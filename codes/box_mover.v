==> flow/design.v <==
`timescale 1ns / 1ps
module box_mover(
    input clk,
    input rst_n,
    input [2:0]swin,
    input R,
    input G,
    input B,
    input [x_width-1:0] sx,   
    input [y_width-1:0] sy,   
    input hsync,      
    input vsync,      
    input de,
    output wire hsout,
    output wire vsout,
    output wire [3:0] Rout,
    output wire [3:0] Gout,
    output wire [3:0] Bout
    );
    reg [x_width-1:0] posx;
    reg [y_width-1:0] posy;
    parameter total_pixel=1920;
    parameter total_line=1080;
    parameter box_size = 350;
    parameter x_width = $clog2(Total_Pixels-1);
    parameter y_width = $clog2(Total_Lines-1);
    parameter Total_Pixels=2200;
    parameter Total_Lines=1125;
    parameter strt_pntx = total_pixel/2-box_size/2-1;
    parameter strt_pnty = total_line/2-box_size/2-1;
    parameter end_pntx = total_pixel-box_size-1-10;
    parameter end_pnty = total_line-box_size-1-10;
    assign hsout=hsync;
    assign vsout=vsync;
    reg Ron,Gon,Bon;
    wire pixon;
    always @ (posedge clk or negedge rst_n) begin
        if(!rst_n)begin
            posx<=strt_pntx;
            posy<=strt_pnty;
        end
        else if(swin==1)begin
            if(posx>=end_pntx)begin
                posx<=posx;
            end
            else begin
                posx<=posx+10;
            end
        end
        else if(swin==2)begin
            if(posy>=end_pnty)begin
                posy<=posy;
            end
            else begin
                posy<=posy+10;
            end
        end
        else if(swin==3)begin
            if(posx<=10)begin
                posx<=posx;
            end
            else begin
                posx<=posx-10;
            end
        end
        else if(swin==4)begin
            if(posy<=10)begin
                posy<=posy;
            end
            else begin
                posy<=posy-10;
            end
        end
    end
    always @ (posedge clk or negedge rst_n)begin
        if(!rst_n)begin
            Ron<=0;
            Gon<=0;
            Bon<=0;
        end
        else begin
            Ron<=R;
            Gon<=G;
            Bon<=B;
        end 
    end
    assign pixon=(posx<=sx&&posx+box_size>sx)&&(posy<=sy&&posy+box_size>sy);
    assign Rout[0]=de?((pixon)?Ron:1):0;
    assign Rout[1]=de?((pixon)?Ron:1):0;
    assign Rout[2]=de?((pixon)?Ron:1):0;
    assign Rout[3]=de?((pixon)?Ron:1):0;
    assign Bout[0]=de?((pixon)?Bon:1):0;
    assign Bout[1]=de?((pixon)?Bon:1):0;
    assign Bout[2]=de?((pixon)?Bon:1):0;
    assign Bout[3]=de?((pixon)?Bon:1):0;
    assign Gout[0]=de?((pixon)?Gon:1):0;
    assign Gout[1]=de?((pixon)?Gon:1):0;
    assign Gout[2]=de?((pixon)?Gon:1):0;
    assign Gout[3]=de?((pixon)?Gon:1):0;
endmodule
### From RTL to reports: box_mover

What the tools print for box_mover, step after step.
Lines are those of the file above, counted from 1.
Operators carry their Yosys type and port widths (W data, S select, Z words).
Not given: -

| set-up | value |
|---|---|
| top | box_mover |
| clock port | clk |
| library | sky130hd |
| timing corner | tt_025C_1v80 |

### After elaboration

Yosys after proc, flatten, opt, wreduce and memory -nomap, before mapping. Memory bits, and registers merged into a memory's read port (data or address), are not among the register bits. Print and check cells are not counted. Equal cells are merged and count once.

| word-level totals | value |
|---|---|
| register bits | 26 |
| output and inout bits | 14 |
| cells after elaboration | 53 |

| cells by class | value |
|---|---|
| add/sub/neg operators | 6 |
| magnitude comparators | 8 |
| eq/ne operators | 10 |
| muxes and demuxes | 16 |
| bitwise logic cells | 1 |
| reduce/logical cells | 7 |

Operators by type and width:

| cell | number |
|---|---|
| $mux W12 | 5 |
| $mux W11 | 5 |
| $add A12 B9 Y13 const B | 1 |
| $gt A13 B12 Y1 | 1 |
| $add A11 B9 Y12 const B | 1 |
| $gt A12 B11 Y1 | 1 |
| $ge A12 B11 Y1 const B | 1 |
| $le A12 B12 Y1 | 1 |
| $add A12 B4 Y12 const B | 1 |
| $sub A12 B4 Y12 const B | 1 |
| $le A12 B4 Y1 const B | 1 |
| $ne A2 B2 Y1 const B | 6 |
| $ge A11 B10 Y1 const B | 1 |
| $le A11 B11 Y1 | 1 |
| $add A11 B4 Y11 const B | 1 |
| $sub A11 B4 Y11 const B | 1 |
| $le A11 B4 Y1 const B | 1 |
| $eq A3 B2 Y1 const B | 2 |
| $mux W1 | 6 |
| $reduce_and A5 Y1 | 1 |
| $reduce_bool A2 Y1 | 2 |
| $reduce_and A4 Y1 | 1 |
| $logic_and A1 B1 Y1 | 3 |
| $eq A3 B1 Y1 const B | 1 |
| $eq A3 B3 Y1 const B | 1 |
| $not A1 Y1 | 1 |

### Logic depth

Depth = most cells in a row (Yosys ltp): at word level without a register or memory, in the mapped netlist without a sequential cell, where the memories' decode and read muxes count.

| logic depth | value |
|---|---|
| depth after elaboration | 6 |
| ABC_AREA | 1 |
| depth in mapped cells | 23 |

### Mapped cells and area

Source: synth_stat.txt of the flow (Yosys; design flattened, memories mapped). It holds for the ABC_AREA given above (unset counts as 0); a run with the other value may have another netlist.

| mapped netlist | value |
|---|---|
| cells in the netlist | 485 |
| chip area (Yosys) | 3225.6 sq um |
| flip-flops | 24 |
| buffers | 19 |

Cell types:

| cell type | number | area in all (sq um) |
|---|---|---|
| sky130_fd_sc_hd__ha_1 | 48 | 600.576 |
| sky130_fd_sc_hd__nand2_1 | 135 | 506.736 |
| sky130_fd_sc_hd__dfrtp_1 | 16 | 400.384 |
| sky130_fd_sc_hd__inv_1 | 77 | 289.027 |
| sky130_fd_sc_hd__xor2_1 | 29 | 253.994 |
| sky130_fd_sc_hd__dfstp_2 | 8 | 210.202 |
| sky130_fd_sc_hd__nand3_1 | 36 | 180.173 |
| sky130_fd_sc_hd__nor2_1 | 29 | 108.854 |
| sky130_fd_sc_hd__buf_4 | 13 | 97.594 |
| sky130_fd_sc_hd__o21ai_0 | 19 | 95.091 |
| sky130_fd_sc_hd__a21oi_1 | 18 | 90.086 |
| sky130_fd_sc_hd__nand4_1 | 8 | 50.048 |
| sky130_fd_sc_hd__nor3_1 | 7 | 35.034 |
| sky130_fd_sc_hd__buf_6 | 2 | 22.522 |
| sky130_fd_sc_hd__o211ai_1 | 3 | 22.522 |
| sky130_fd_sc_hd__nor2_8 | 1 | 20.019 |
| sky130_fd_sc_hd__a31oi_1 | 3 | 18.768 |
| sky130_fd_sc_hd__o2111ai_1 | 2 | 17.517 |

Not listed: further types 19, cells in them 31.

### Worst setup path after synthesis

Source: OpenSTA report_checks on the synthesized netlist (no wires, ideal clock, input and output delay 20% of the period each), path of least setup slack; recovery checks are left aside. Register names are those of the netlist, which keeps one name where synthesis merged equal registers.

| path after synthesis | value |
|---|---|
| path kind | reg-to-output |
| start point | reg posy[2] |
| end point | out Bout[1] |
| period | 4.02 ns |
| external output delay | 0.804 ns |
| launch time at the first pin | 0.000 ns |
| arrival | 2.420 ns |
| data required time | 3.216 ns |
| setup slack | 0.796 ns |
| delay of the path | 2.420 ns |
| driving pins on the path | 24 |
| period reached after synthesis | 3.224 ns |

"delay of the path" = arrival - input delay + setup time.
At an output port there is no setup time.
"driving pins on the path" counts driving pins, that of a launching flip-flop among them; a cell with two outputs on the path counts twice.
"period reached after synthesis" = period - worst setup slack (recovery checks aside). The figure is calculated, with input and output delays left at 20% of the set period.
Between the ends stands the longest chain of elaborated cells between them, by number of cells; it is not shown to be the way that was timed. Of several equally long chains one is given.
A line is the first line of the expression or statement that the cell stems from. Yosys adds cells for indexed reads and writes and turns some case tables into memories.
A register here has more assigning lines than the two given.

| on the way, after synthesis | value |
|---|---|
| path through | sky130_fd_sc_hd__dfstp_2 sky130_fd_sc_hd__inv_1 sky130_fd_sc_hd__ha_1 sky130_fd_sc_hd__nand3_1 sky130_fd_sc_hd__nand2_1 sky130_fd_sc_hd__nand2_1 sky130_fd_sc_hd__nand2_1 sky130_fd_sc_hd__nand2_1 sky130_fd_sc_hd__inv_1 sky130_fd_sc_hd__ha_1 sky130_fd_sc_hd__nand2_1 sky130_fd_sc_hd__inv_1 sky130_fd_sc_hd__a21oi_1 sky130_fd_sc_hd__nand2_1 sky130_fd_sc_hd__nand2_1 sky130_fd_sc_hd__nand2_1 sky130_fd_sc_hd__nand2_1 sky130_fd_sc_hd__nand2_1 sky130_fd_sc_hd__nand2_1 sky130_fd_sc_hd__nand2_1 sky130_fd_sc_hd__nand3_1 sky130_fd_sc_hd__nand2_1 sky130_fd_sc_hd__inv_1 sky130_fd_sc_hd__buf_4 |
| cells in the longest elaborated chain | 6 |
| elaborated cells on any way between the ends | 7 |
| classes of those cells | 1 x add/sub; 2 x compare; 2 x mux; 2 x reduce/logical |

RTL lines, path after synthesis:

| what | RTL line | RTL |
|---|---|---|
| from (decl) | 21 | `reg [y_width-1:0] posy;` |
| from (assign) | 40 | `posy<=strt_pnty;` |
| from (assign) | 52 | `posy<=posy;` |
| $add A11 B9 Y12 | 87 | `assign pixon=(posx<=sx&&posx+box_size>sx)&&(posy<=sy&&posy+box_size>sy);` |
| $gt A12 B11 Y1 | 87 |  |
| $logic_and A1 B1 Y1 (2 in a row) | 87 |  |
| $mux W1 (2 in a row) | 93 | `assign Bout[1]=de?((pixon)?Bon:1):0;` |
| to (decl) | 18 | `output wire [3:0] Bout` |

Some nets on the timed path still bear RTL names; the line given drives or declares the net.

Named nets, after synthesis:

| signal | RTL line | RTL |
|---|---|---|
| Bout[0] | 92 | `assign Bout[0]=de?((pixon)?Bon:1):0;` |

### Worst path after layout

From the final timing report of run A: the path of least setup slack in the routed layout; clock arrival at registers is part of the times.

| path post-layout | value |
|---|---|
| path kind | input-to-output |
| start point | in sx[11] |
| end point | out Gout[2] |
| period | 6.29 ns |
| input delay | 1.26 ns |
| external output delay | 1.26 ns |
| launch time at the first pin | 1.26 ns |
| arrival | 3.19 ns |
| data required time | 5.03 ns |
| setup slack | 1.84 ns |
| driving pins on the path | 12 |

Between the ends stands the longest chain of elaborated cells between them, by number of cells; it is not shown to be the way that was timed. Of several equally long chains one is given.

| on the way, post-layout | value |
|---|---|
| path through | sky130_fd_sc_hd__clkdlybuf4s50_1 sky130_fd_sc_hd__inv_1 sky130_fd_sc_hd__ha_1 sky130_fd_sc_hd__a21oi_1 sky130_fd_sc_hd__o21a_1 sky130_fd_sc_hd__a31oi_4 sky130_fd_sc_hd__nor2_4 sky130_fd_sc_hd__nand3_2 sky130_fd_sc_hd__nand2_2 sky130_fd_sc_hd__inv_2 sky130_fd_sc_hd__buf_4 sky130_fd_sc_hd__buf_2 |
| cells in the longest elaborated chain | 5 |
| elaborated cells on any way between the ends | 6 |
| classes of those cells | 2 x compare; 2 x mux; 2 x reduce/logical |

RTL lines, path post-layout:

| what | RTL line | RTL |
|---|---|---|
| from (decl) | 9 | `input [x_width-1:0] sx,` |
| $le A12 B12 Y1 | 87 | `assign pixon=(posx<=sx&&posx+box_size>sx)&&(posy<=sy&&posy+box_size>sy);` |
| $logic_and A1 B1 Y1 (2 in a row) | 87 |  |
| $mux W1 (2 in a row) | 98 | `assign Gout[2]=de?((pixon)?Gon:1):0;` |
| to (decl) | 17 | `output wire [3:0] Gout,` |

Memo
Re: implementation data of box_mover

Measured results for box_mover: 2 stored runs of the Yosys and OpenROAD flow on sky130hd. The settings differ; the order carries no meaning. The constraints put input and output delay at 20% of the set period each and load the outputs with 0.01 pF.
"total power after layout" rests on the timing tool's default activity at the inputs, not on a simulated workload.

#### Run A

| setting | value |
|---|---|
| period_ns | `6.29` |
| CORE_UTILIZATION | `25` |
| SETUP_SLACK_MARGIN | `1.73` |
| PLACE_DENSITY_LB_ADDON | `0.27` |
| CELL_PAD_IN_SITES_GLOBAL_PLACEMENT | `3` |
| CELL_PAD_IN_SITES_DETAIL_PLACEMENT | `2` |
| ABC_AREA | `1` |
| GPL_TIMING_DRIVEN | `0` |
| GPL_ROUTABILITY_DRIVEN | `1` |
| MAX_ROUTING_LAYER | `met4` |
| CAP_MARGIN | `20` |
| CORE_MARGIN | `2` |
| SLEW_MARGIN | `20` |

| result | value |
|---|---|
| mapped cell area after synthesis | 3225.6 sq um |
| die footprint | 13827.4 sq um |
| standard-cell area after layout | 4491.8 sq um |
| post-route utilization | 35.6% |
| smallest setup slack | 1.842 ns |
| summed negative setup slack | 0.000 ns |
| total power after layout | 2080 uW |

#### Run B

| setting | value |
|---|---|
| period_ns | `3.07` |
| CORE_UTILIZATION | `34` |
| PLACE_DENSITY | `0.76` |
| CORE_ASPECT_RATIO | `0.6` |
| CORE_MARGIN | `2` |
| ABC_AREA | `1` |
| GPL_TIMING_DRIVEN | `0` |
| CTS_CLUSTER_DIAMETER | `78` |
| SLEW_MARGIN | `25` |
| MAX_ROUTING_LAYER | `met4` |
| CAP_MARGIN | `20` |

| result | value |
|---|---|
| mapped cell area after synthesis | 3225.6 sq um |
| die footprint | 10307.6 sq um |
| standard-cell area after layout | 4440.5 sq um |
| post-route utilization | 48.3% |
| smallest setup slack | -0.415 ns |
| summed negative setup slack | -4.775 ns |
| total power after layout | 4311 uW |
